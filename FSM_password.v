==> flow/design.v <==
module FSM_password (
   input clk, reset,
	input [3:0] contra, habil,
	output reg ok, s1,s2,s3,  
	output reg [0:6] segmentosP,  
	output reg [0:6] segmentosA,  
	output reg [0:6] segmentosS,  
	output reg [0:6] segmentosS1  
);
   parameter contra1 = 0,
				 contra2 = 1,
				 contra3 = 2,
				 contra4 = 3,
				 num1 = 1,
				 num2 = 9,
				 num3 = 8,
				 num4 = 0;
reg [1:0] current_state, next_state;
always  @ (posedge clk , negedge reset)
	begin
		if (!reset)  
			current_state <= contra1;
		else
			current_state <= next_state;
	end
always @ (current_state, habil)
	begin
	ok = 0;
	segmentosP = ~(7'b1111110);  
	segmentosA = ~(7'b1111110);
	segmentosS = ~(7'b1111110);
	segmentosS1 = ~(7'b1111110);
	s1 = 0;
	s2 = 0;
	s3 = 0;
		case (current_state)
			contra1:
				begin
				if (habil[0])
					if (contra[0] == 1 )
					begin
						next_state = contra2;
					end
					else
						next_state = current_state;
				else 
					next_state = contra1;
				end
			contra2:
				begin
				s1 = 1;
				s2 = 0;
				s3 = 0;
				if (habil[1])
					if (contra[0] && contra[3] == 1)
					begin
						next_state = contra3;
					end
					else
						next_state = contra1;
				else 
					next_state = current_state;	
				end
			contra3:
			   begin
				s2 = 1;
				s1 = 1;
				s3 = 0;
				if (habil[2])
					if (contra[3] == 1)
					begin
						s3 = 1;
						next_state = contra4;
					end
					else
						next_state = contra1;
				else 
					next_state = current_state;	
				end
			contra4:
				begin
				s1 = 1;
				s2 = 1;
				s3 = 1;
				ok = 1;
				segmentosP = ~(7'b1100111);  
				segmentosA = ~(7'b1110111);
				segmentosS = ~(7'b1011011);
				segmentosS1 = ~(7'b1011011);
				if (habil[3])
					if (contra == num4)
						next_state <= contra1;
					else
						next_state = current_state;
				else 
					next_state = current_state;	
				end
		endcase
	end
endmodule
---- From RTL to reports: FSM_password ----
Tool output for the design above, in the order of the flow.
Line numbers count from 1 in the design file above.
Operators: Yosys type, input widths -> output width; for muxes data width and select width s.
Library cell names are shortened.
The mark n/a stands for no value.
set-up
  top module .............................. FSM_password
  clock ................................... clk
  standard-cell library ................... sky130hd
  corner .................................. tt_025C_1v80

---- After elaboration ----
Source: Yosys, flattened and elaborated, memories not mapped. Widths are those after wreduce. Registers that Yosys merges into a memory's read port (data or address) are not register bits. Print and check cells do not count. Equal cells are merged and count once.
storage and ports
  bits in read-only memories .............. 0
  clocked read ports x word width ......... 0
  memory bits (writable) .................. 0
  memories kept ........................... 0
  latch bits .............................. 0
  register bits ........................... 2
cells by class
  equal/unequal tests ..................... 8
  bitwise gates (word level) .............. 0
  muxes and demuxes ....................... 18
  multipliers ............................. 0
  divide/modulo/power cells ............... 0
  shifts and indexed selects .............. 0
  add/sub/neg operators ................... 0
  reduce/logical cells .................... 8
  order comparisons ....................... 0
operators by type and width
  cell                number
  $pmux 7 s2          3
  $mux 2              8
  $ne 2x2->1 const B  4
  $pmux 2 s4          1
  $reduce_or 3->1     2
  $pmux 1 s2          3
  $reduce_and 5->1    1
  $eq 2x2->1 const B  2
  $reduce_or 2->1     2
  $logic_not 4->1     1
  $ne 3x3->1 const B  1
  $pmux 1 s3          1
  $eq 2x1->1 const B  1
  $logic_not 2->1     1
  $mux 1              2
  $logic_and 1x1->1   1

---- Longest topological paths ----
Yosys ltp: most cells in a row. Word level: on the elaborated netlist, between registers, memories and ports. Mapped: between sequential cells and ports; inverters and the memories' decode and read muxes count.
logic depth
  word-level depth ........................ 4
  ABC_AREA ................................ 0
  mapped depth ............................ 3
  mapped depth without buffers ............ 3

---- After synthesis ----
The flow's flattened synthesis, as Yosys stat reports it; memories are mapped. The netlist is that of the ABC_AREA named above (0 if unset); the other value can give another one.
cells by type
  cell      number  total area (µm²)
  buf_4     27      202.694
  dfrtp_1   3       75.072
  dfstp_2   1       26.275
  a21oi_1   3       15.014
  nand3_1   3       15.014
  nor4_2    1       12.512
  inv_1     3       11.261
  o21ai_0   2       10.01
  a211o_1   1       8.758
  a22oi_1   1       7.507
  nand2_1   2       7.507
  or2b_1    1       7.507
  nand2b_1  1       6.256
  nand4_1   1       6.256
  conb_1    1       3.754
  nor2_1    1       3.754
synthesis totals
  standard cells after synthesis .......... 52
  sequential area ......................... 0.0001013 mm²
  buffer cells ............................ 27
  flip-flops .............................. 4
  chip area (Yosys) ....................... 0.0004192 mm²

---- Timing after synthesis ----
OpenSTA on the mapped netlist: ideal clock, no wires. The path of least setup slack (recovery checks aside). Input and output delay are each 20% of the period. Register names are those of the netlist, which keeps one name where synthesis merged equal registers.
timing post-synthesis
  path kind ............................... register to output
  start ................................... register current_state
  end ..................................... output port segmentosP[6]
  data arrival time ....................... 874 ps
  path delay .............................. 874 ps
  driving pins on the path ................ 3
  clock period ............................ 1390 ps
  launch time at the first pin ............ 0 ps
  buffers on the path ..................... 1
  path slack .............................. 238 ps
  synthesis period reached ................ 1152 ps
"path delay" is the arrival time less input delay plus setup time.
A path that ends at an output port has no setup time.
"driving pins on the path": output pins that drive a net of the path, with the launching flip-flop's if there is one; two outputs of one cell count as two.
"synthesis period reached" is the clock period less the worst setup slack; recovery checks do not enter. This is arithmetic on one report: input and output delays are still those of the set period (20% each).
An end named without its bit number is one bit of that signal or, where synthesis recoded a state register, one of its new flip-flops.
The rows between start and end are the longest chain of elaborated cells between them; the timing report does not say that the signal goes this way. Where chains are equally long, one stands for them.
Each line given opens the expression or statement behind the cell; cells for indexed reads and writes are added by Yosys, which also makes memories of some case tables.
on the way, post-synthesis
  path through ............................ dfrtp_1 inv_1 buf_4
  cells in the longest elaborated chain ... 3
  elaborated cells on any way between the ends .. 6
  RTL lines with such cells ............... 1
  those cells by class .................... eq/ne: 3; mux: 1; reduce/logical: 2
RTL lines, path post-synthesis
  what             line  RTL
  from (decl)      18    reg [1:0] current_state, next_state;
  from (assign)    22    current_state <= contra1;
  from (assign)    24    current_state <= next_state;
  $eq 2x2->1       36    case (current_state)
  $reduce_or 3->1  n/a
  $pmux 7 s2       36
  to (decl)        5     output reg [0:6] segmentosP,

---- Worst path after layout ----
From the final timing report of record 2: the path of least setup slack in the routed layout; clock arrival at registers is part of the times.
The report prints the path's times to 10 ps; the period is as set.
timing post-layout
  path kind ............................... register to output
  start ................................... register current_state
  end ..................................... output port segmentosS[1]
  launch time at the first pin ............ 240 ps
  clock period ............................ 890 ps
  driving pins on the path ................ 3
  buffers on the path ..................... 2
  data arrival time ....................... 950 ps
  path slack .............................. -240 ps
An end named without its bit number is one bit of that signal or, where synthesis recoded a state register, one of its new flip-flops.
The rows between start and end are the longest chain of elaborated cells between them; the timing report does not say that the signal goes this way. Where chains are equally long, one stands for them.
on the way, post-layout
  path through ............................ dfrtp_2 buf_12 buf_2
  cells in the longest elaborated chain ... 3
  elaborated cells on any way between the ends .. 6
  RTL lines with such cells ............... 1
  those cells by class .................... eq/ne: 3; mux: 1; reduce/logical: 2
RTL lines, path post-layout
  what             line  RTL
  from (decl)      18    reg [1:0] current_state, next_state;
  from (assign)    22    current_state <= contra1;
  from (assign)    24    current_state <= next_state;
  $eq 2x2->1       36    case (current_state)
  $reduce_or 3->1  n/a
  $pmux 7 s2       36
  to (decl)        7     output reg [0:6] segmentosS,

==> runs of FSM_password <==
Below are 2 stored runs of the flow (Yosys, OpenROAD; platform sky130hd) on FSM_password, each with its settings and what was measured, unordered. Constraints: input delay and output delay 20% of the set period each, output load 0.01 pF.
"reached clock period" = clock period - worst setup slack. The figure is calculated, with input and output delays left at 20% of the set period.
By "critical setup path time" is meant the share of the clock period that the worst setup path is allowed (20% is reserved at inputs, 20% at outputs), minus its slack. Clock arrival times at its registers enter into it.
"total power after layout" rests on the timing tool's default activity at the inputs, not on a simulated workload.
"critical setup path time" is given in steps of 10 ps.

---- record 1 ----
settings
  period_ns = 1.17
  CORE_UTILIZATION = 60
  SETUP_SLACK_MARGIN = 0.32
  PLACE_DENSITY_LB_ADDON = 0.09
  HOLD_SLACK_MARGIN = -0.08
  CORE_ASPECT_RATIO = 1.86
  CELL_PAD_IN_SITES_GLOBAL_PLACEMENT = 1
  CELL_PAD_IN_SITES_DETAIL_PLACEMENT = 0
  ABC_AREA = 1
  CTS_CLUSTER_SIZE = 60
  CTS_CLUSTER_DIAMETER = 269
  CAP_MARGIN = 0
  MIN_ROUTING_LAYER = met2
  CORE_MARGIN = 2
  SLEW_MARGIN = 20
results
  not finished: floorplanning ended with error PDN-0185

---- record 2 ----
settings
  period_ns = 0.89
  CORE_UTILIZATION = 22
  PLACE_DENSITY = 0.65
  HOLD_SLACK_MARGIN = 0.04
  CORE_ASPECT_RATIO = 1.0
  CELL_PAD_IN_SITES_GLOBAL_PLACEMENT = 1
  CELL_PAD_IN_SITES_DETAIL_PLACEMENT = 0
  TNS_END_PERCENT = 50
  CTS_CLUSTER_SIZE = 24
  CAP_MARGIN = 20
  CORE_MARGIN = 2
  SLEW_MARGIN = 20
results
  mapped cell area after synthesis ........ 0.0004192 mm²
  full die area ........................... 0.0022705 mm²
  std-cell area (final layout) ............ 0.0006744 mm²
  post-route utilization .................. 38.2%
  smallest setup slack .................... -238 ps
  total negative slack .................... -3411 ps
  total power after layout ................ 1.274 mW
  reached clock period .................... 1128 ps
  critical setup path time ................ 950 ps
  worst setup path kind ................... register to output
